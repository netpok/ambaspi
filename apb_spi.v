==> flow/design.v <==
`timescale 1ns / 1ps
module apb_spi(
    input pclk,
    input prst,
    input psel,
    input [31:0] paddr,
    input penable,
    input pwrite,
    input [31:0] pwdata,
    output [31:0] prdata,
	 output pready,
    output cs0,
    output cs1,
    output cs2,
    output cs3,
    input miso,
    output mosi,
    output sclk,
    output irq
    );
wire wr;
wire cmd;
wire rd;
wire [7:0] din;
wire [7:0] dout;
spi_if spi (
	.clk(pclk),
	.rst(~prst),
	.cs0(cs0),
	.cs1(cs1),
	.cs2(cs2),
	.cs3(cs3),
	.miso(miso),
	.mosi(mosi),
	.sclk(sclk),
	.irq(irq),
	.din(din),
	.dout(dout),
	.cmd(cmd),
	.rd(rd),
	.wr(wr)
);
parameter DATA_ADDR = 1;
parameter CMD_ADDR = 2;
assign din = pwdata[7:0];
assign rd = (~pwrite & psel & paddr == DATA_ADDR & penable);
assign prdata = rd ? {24'b0, dout[7:0]} : 32'b0;
assign wr = (pwrite & psel & paddr == DATA_ADDR & penable);
assign cmd = (pwrite & psel & paddr == CMD_ADDR & penable);
assign pready = psel & penable;
endmodule
`timescale 1ns / 1ps
module cfg(
	 input clk,
	 input rst,
    input [7:0] din,
    input cmd,
    output [1:0] clk_div,
    output irq_en,
    output [1:0] cs_sel,
    output [1:0] mode
    );
reg [7:0] cfg_reg;
always @ (posedge clk)
begin
	if (rst)
		cfg_reg <= 0;
	else if (cmd)
	   cfg_reg <= din;
end
assign clk_div = cfg_reg[6:5];
assign irq_en  = cfg_reg[4];
assign cs_sel  = cfg_reg[3:2];
assign mode    = cfg_reg[1:0];
endmodule
`timescale 1ns / 1ps
module spi_if(
	input clk,
	input rst,
	input miso,
	output sclk,
	output mosi,
	output cs0,
	output cs1,
	output cs2,
	output cs3,
   input [7:0] din,
   input cmd,
   input rd,
   input wr,
   output [7:0] dout,
   output irq
   );
reg csn;
wire shift;
wire [1:0] clk_div;
wire irq_en;
wire [1:0] cs_sel;
wire [1:0] mode;
wire clock;
wire clock_rising;
reg [3:0] clock_cntr;
reg clock_last;
always @(posedge clk)
begin
	if (rst | cmd)
		clock_cntr <= 0;
	else
		clock_cntr <= clock_cntr + 1;
end
assign clock = clock_cntr[clk_div];
always @(posedge clk)
begin
	if (rst | cmd)
		clock_last <= 0;
	else
		clock_last <= clock;
end
assign clock_rising = ({clock, clock_last} == 2'b10);
reg [2:0] bit_cntr; 
cfg conf (
	.clk(clk),
	.rst(rst),
	.din(din),
	.cmd(cmd),
	.clk_div(clk_div),
	.irq_en(irq_en),
	.cs_sel(cs_sel),
	.mode(mode)
);
spi_shr shr (
	.clk(clk),
	.rst(rst),
	.load(wr),
	.shift(shift),
	.din(din),
	.in(miso),
	.dout(dout),
	.out(mosi)	
);
reg [1:0] state;
parameter S_IDLE     = 2'b00;    
parameter S_START    = 2'b01;    
parameter S_TRANSMIT = 2'b10;    
parameter S_DONE     = 2'b11;    
always @ (posedge clk)
begin
	if (rst | rd) begin
		state <= S_IDLE;
		bit_cntr <= 0;
		csn <= 0;
	end
	else if (wr) begin 
		state <= S_START;
		bit_cntr <= bit_cntr;
		csn <= 0;
	end
	else if (clock_rising & state == S_START) begin
		csn <= 1;
		bit_cntr <= 7;
		state <= S_TRANSMIT;
	end
	else if (clock_rising & state == S_TRANSMIT & bit_cntr == 0) begin
		csn <= 0;
		bit_cntr <= bit_cntr;
		state <= S_DONE;
	end
	else if (clock_rising & state == S_TRANSMIT) begin
		csn <= csn;
		bit_cntr <= bit_cntr - 1;
		state <= state;
	end
	else begin
		csn <= csn;
		bit_cntr <= bit_cntr;
		state <= state;
	end			
end
assign sclk = ((clock_last ^ ~mode[0]) & state == S_TRANSMIT) ^ mode[1];
assign shift = (clock_rising & state == S_TRANSMIT);
assign irq = (irq_en & state == S_DONE);
assign cs0 = ~((cs_sel == 0) & csn);
assign cs1 = ~((cs_sel == 1) & csn);
assign cs2 = ~((cs_sel == 2) & csn);
assign cs3 = ~((cs_sel == 3) & csn);
endmodule
`timescale 1ns / 1ps
module spi_shr(
    input clk,
    input rst,
    input load,
    input shift,
    input in,
    input [7:0] din,
    input out,
    input [7:0] dout
    );
reg [7:0] shr;
always @ (posedge clk)
begin
	if (rst)
		shr <= 0;
	else if (load)
		shr <= din;
	else if (shift)
		shr <= {shr[6:0], in};
	else
		shr <= shr;
end
assign dout = shr;
assign out = shr[7];
endmodule
From RTL to reports: apb_spi. Tool output for the design above, in the order of the flow. Line numbers count from 1 in the design file above. Operators carry their Yosys type and port widths (W data, S select, Z words). Library cell names are shortened. The mark n/a stands for no value.

Top module: apb_spi. Clock port: pclk. Library: sky130hd. Library corner: tt_025C_1v80.

Elaborated design. Yosys after proc, flatten, opt, wreduce and memory -nomap, before mapping. Memory bits, and registers merged into a memory's read port (data or address), are not among the register bits. Print and check cells are not counted. Equal cells are merged and count once.

For register bits after elaboration the number is 26. The figure for cells after elaboration is 70.

For $add $sub $neg the number is 2. Under eq/ne operators stands 10. Shifts and indexed selects: 1. The figure for multiplexer cells is 11. The figure for bitwise operators is 30. For reduce/logical cells the number is 8.

Operator list (number): $eq A32 B1 Y1 const B (1); $eq A32 B2 Y1 const B (1); $mux W8 (3); $and A1 B1 Y1 (18); $eq A2 B2 Y1 const B (5); $mux W3 (3); $not A1 Y1 (8); $reduce_bool A2 Y1 (3); $eq A2 B1 Y1 const B (2); $add A4 B1 Y4 const B (1); $shiftx A4 B2 Y1 (1); $mux W2 (2); $sub A3 B1 Y3 const B (1); $logic_not A3 Y1 (1); $reduce_and A3 Y1 (1); $reduce_bool A3 Y1 (1); $mux W1 (3); $or A1 B1 Y1 (2); $xor A1 B1 Y1 (2); $ne A2 B1 Y1 const B (1); $logic_not A2 Y1 (1); $reduce_or A2 Y1 (1).

Depth. Yosys ltp: most cells in a row. Word level: on the elaborated netlist, between registers, memories and ports. Mapped: between sequential cells and ports; inverters and the memories' decode and read muxes count.

Depth after elaboration: 7. The entry for ABC_AREA reads 1. Mapped depth: 11. Under gate-level depth less buffers stands 11.

Mapped cells and area. Source: synth_stat.txt of the flow (Yosys; design flattened, memories mapped). It holds for the ABC_AREA given above (unset counts as 0); a run with the other value may have another netlist. Totals and module areas in this step are rounded.

Cells by type: dfxtp_1 (number 27, total area 540.518 sq um); buf_4 (number 25, total area 187.68 sq um); nor2_1 (number 48, total area 180.173 sq um); nand2_1 (number 42, total area 157.651 sq um); inv_1 (number 32, total area 120.115 sq um); nand3_1 (number 18, total area 90.086 sq um); o21ai_2 (number 7, total area 61.309 sq um); nand3b_1 (number 7, total area 52.55 sq um); a21oi_1 (number 10, total area 50.048 sq um); nand3_2 (number 5, total area 50.048 sq um); nor2_8 (number 2, total area 40.038 sq um); o21ai_1 (number 8, total area 40.038 sq um); ha_1 (number 3, total area 37.536 sq um); nand2_2 (number 5, total area 31.28 sq um); xnor2_1 (number 3, total area 26.275 sq um); nor2_2 (number 4, total area 25.024 sq um); buf_6 (number 2, total area 22.522 sq um); nand2_4 (number 2, total area 22.522 sq um).

Other cell types: 17; their cells: 24.

The entry for mapped cells reads 274. The entry for chip area (Yosys) reads 0.001906 sq mm. For sequential part of the area the number is 0.0005405 sq mm. The figure for flip-flop cells is 27. Under buffer cells stands 29.

Worst setup path after synthesis. Source: OpenSTA report_checks on the synthesized netlist (no wires, ideal clock, input and output delay 20% of the period each), path of least setup slack; recovery checks are left aside. Register names are those of the netlist, which keeps one name where synthesis merged equal registers.

Path kind: input to output. From: input paddr[4]. To: output prdata[0]. For period the number is 3.06 ns. For input delay the number is 0.612 ns. Under time at the first pin stands 0.612 ns. The figure for data arrival time is 1.469 ns. The figure for data required time is 2.448 ns. The entry for setup slack reads 0.979 ns. The entry for path delay reads 0.857 ns. The entry for stages reads 7. Path buffers: 0. The figure for period reached after synthesis is 2.081 ns.

"path delay" = arrival - input delay + setup time. At an output port there is no setup time. "stages": output pins that drive a net of the path, with the launching flip-flop's if there is one; two outputs of one cell count as two. "period reached after synthesis" is the clock period less the worst setup slack; recovery checks do not enter. This is arithmetic on one report: input and output delays are still those of the set period (20% each). Between the ends stands the longest chain of elaborated cells between them, by number of cells; it is not shown to be the way that was timed. Of several equally long chains one is given. Each line given opens the expression or statement behind the cell; cells for indexed reads and writes are added by Yosys, which also makes memories of some case tables.

Cell sequence: inv_1 > nand2_1 > nor2_4 > nand2_1 > nor2_1 > nand3_2 > nor2_1. Under cells in the longest elaborated chain stands 4. The figure for elaborated cells on any way between the ends is 4. Those cells by class: eq/ne: 1; mux: 1; logic: 2.

RTL lines, path post-synthesis: start: declaration (line 6) `input [31:0] paddr,`; $eq A32 B1 Y1 (line 46) `assign rd = (~pwrite & psel & paddr == DATA_ADDR & penable);`; $and A1 B1 Y1 x2 (line 46); $mux W8 (line 47) `assign prdata = rd ? {24'b0, dout[7:0]} : 32'b0;`; end: declaration (line 10) `output [31:0] prdata,`.

Worst path after layout. From the final timing report of run 1: the path of least setup slack in the routed layout; clock arrival at registers is part of the times.

Path kind: input to output. From: input paddr[0]. To: output prdata[7]. For period the number is 3.42 ns. For input delay the number is 0.68 ns. Under time at the first pin stands 0.68 ns. The figure for data arrival time is 2.55 ns. The figure for data required time is 2.74 ns. The entry for setup slack reads 0.18 ns. The entry for stages reads 8. Path buffers: 2.

Between the ends stands the longest chain of elaborated cells between them, by number of cells; it is not shown to be the way that was timed. Of several equally long chains one is given.

Cell sequence: clkdlybuf4s50_1 > nand2_1 > nor2_2 > inv_1 > nor2_2 > nand3_4 > nor2_1 > clkdlybuf4s50_1. Under cells in the longest elaborated chain stands 4. The figure for elaborated cells on any way between the ends is 4. Those cells by class: eq/ne: 1; mux: 1; logic: 2.

RTL lines, path post-layout: start: declaration (line 6) `input [31:0] paddr,`; $eq A32 B1 Y1 (line 46) `assign rd = (~pwrite & psel & paddr == DATA_ADDR & penable);`; $and A1 B1 Y1 x2 (line 46); $mux W8 (line 47) `assign prdata = rd ? {24'b0, dout[7:0]} : 32'b0;`; end: declaration (line 10) `output [31:0] prdata,`.

Measured data: module apb_spi, platform sky130hd, 2 stored runs of the flow under differing settings, order arbitrary. Input and output delays are each 20% of the period that was set; the output load is 0.01 pF. "achieved clock period" is the run's clock period less its worst setup slack. It is reckoned from that one timing run; input and output delays stay at 20% of the period that was set. "time of the worst setup path" is the time allowed to the run's worst setup path (the clock period less input and output delay, where it has them) less its slack. Clock arrival times count: a late capture clock shortens it, a late launch clock lengthens it. "total design power" is the tool's figure for a default switching activity; nothing was simulated. Values from the reports are rounded here.

Files of run 1:
==> flow/run.sh <==
#!/bin/bash
# the make line also repeats the synthesis and layout settings of config.mk as NAME=value (left out here)
make -C /OpenROAD-flow-scripts/flow DESIGN_CONFIG=/design/flow/config.mk WORK_HOME=/design/flow/orfs CLKGATE_MAP_FILE= finish
==> flow/config.mk <==
export PLATFORM = sky130hd
export DESIGN_NAME = apb_spi
export DESIGN_NICKNAME = apb_spi
export VERILOG_FILES = /design/flow/design.v
export SDC_FILE = /design/flow/constraint.sdc
export NUM_CORES = 4
export LEC_CHECK = 0
export ABC_AREA = 1
export CAP_MARGIN = 20
export CELL_PAD_IN_SITES_DETAIL_PLACEMENT = 2
export CELL_PAD_IN_SITES_GLOBAL_PLACEMENT = 2
export CORE_MARGIN = 6
export CORE_UTILIZATION = 23
export CTS_CLUSTER_SIZE = 48
export GPL_ROUTABILITY_DRIVEN = 1
export MAX_ROUTING_LAYER = met4
export PLACE_DENSITY_LB_ADDON = 0.14
export SLEW_MARGIN = 35
==> flow/constraint.sdc <==
create_clock -name core_clock -period 3.42 [get_ports {pclk}]
set_input_delay 0.6840 -clock core_clock [delete_from_list [all_inputs] [get_ports {pclk}]]
set_output_delay 0.6840 -clock core_clock [all_outputs]
set_load 0.01 [all_outputs]

Results of run 1. The mapped cell area after synthesis reads 0.001906 sq mm. The area inside the die boundary is 0.01061 sq mm. The standard-cell area of the final layout stands at 0.002592 sq mm. The post-layout utilization reads 0.33. The setup slack of the worst path reads 0.182 ns. The setup TNS reads 0.000 ns. The lowest hold slack is 0.477 ns. The total design power is 628.7 uW. For the achieved clock period the run shows 3.238 ns. The time of the worst setup path comes to 1.87 ns. Critical path type: input to output.

Files of run 2:
==> flow/run.sh <==
#!/bin/bash
# the make line also repeats the synthesis and layout settings of config.mk as NAME=value (left out here)
make -C /OpenROAD-flow-scripts/flow DESIGN_CONFIG=/design/flow/config.mk WORK_HOME=/design/flow/orfs CLKGATE_MAP_FILE= finish
==> flow/config.mk <==
export PLATFORM = sky130hd
export DESIGN_NAME = apb_spi
export DESIGN_NICKNAME = apb_spi
export VERILOG_FILES = /design/flow/design.v
export SDC_FILE = /design/flow/constraint.sdc
export NUM_CORES = 4
export LEC_CHECK = 0
export ABC_AREA = 1
export CAP_MARGIN = 0
export CORE_MARGIN = 2
export CORE_UTILIZATION = 67
export GPL_TIMING_DRIVEN = 0
export PLACE_DENSITY = 0.68
export SLEW_MARGIN = 40
==> flow/constraint.sdc <==
create_clock -name core_clock -period 1.81 [get_ports {pclk}]
set_input_delay 0.3620 -clock core_clock [delete_from_list [all_inputs] [get_ports {pclk}]]
set_output_delay 0.3620 -clock core_clock [all_outputs]
set_load 0.01 [all_outputs]

Outcome of run 2: unfinished; error GPL-0301 in placement.
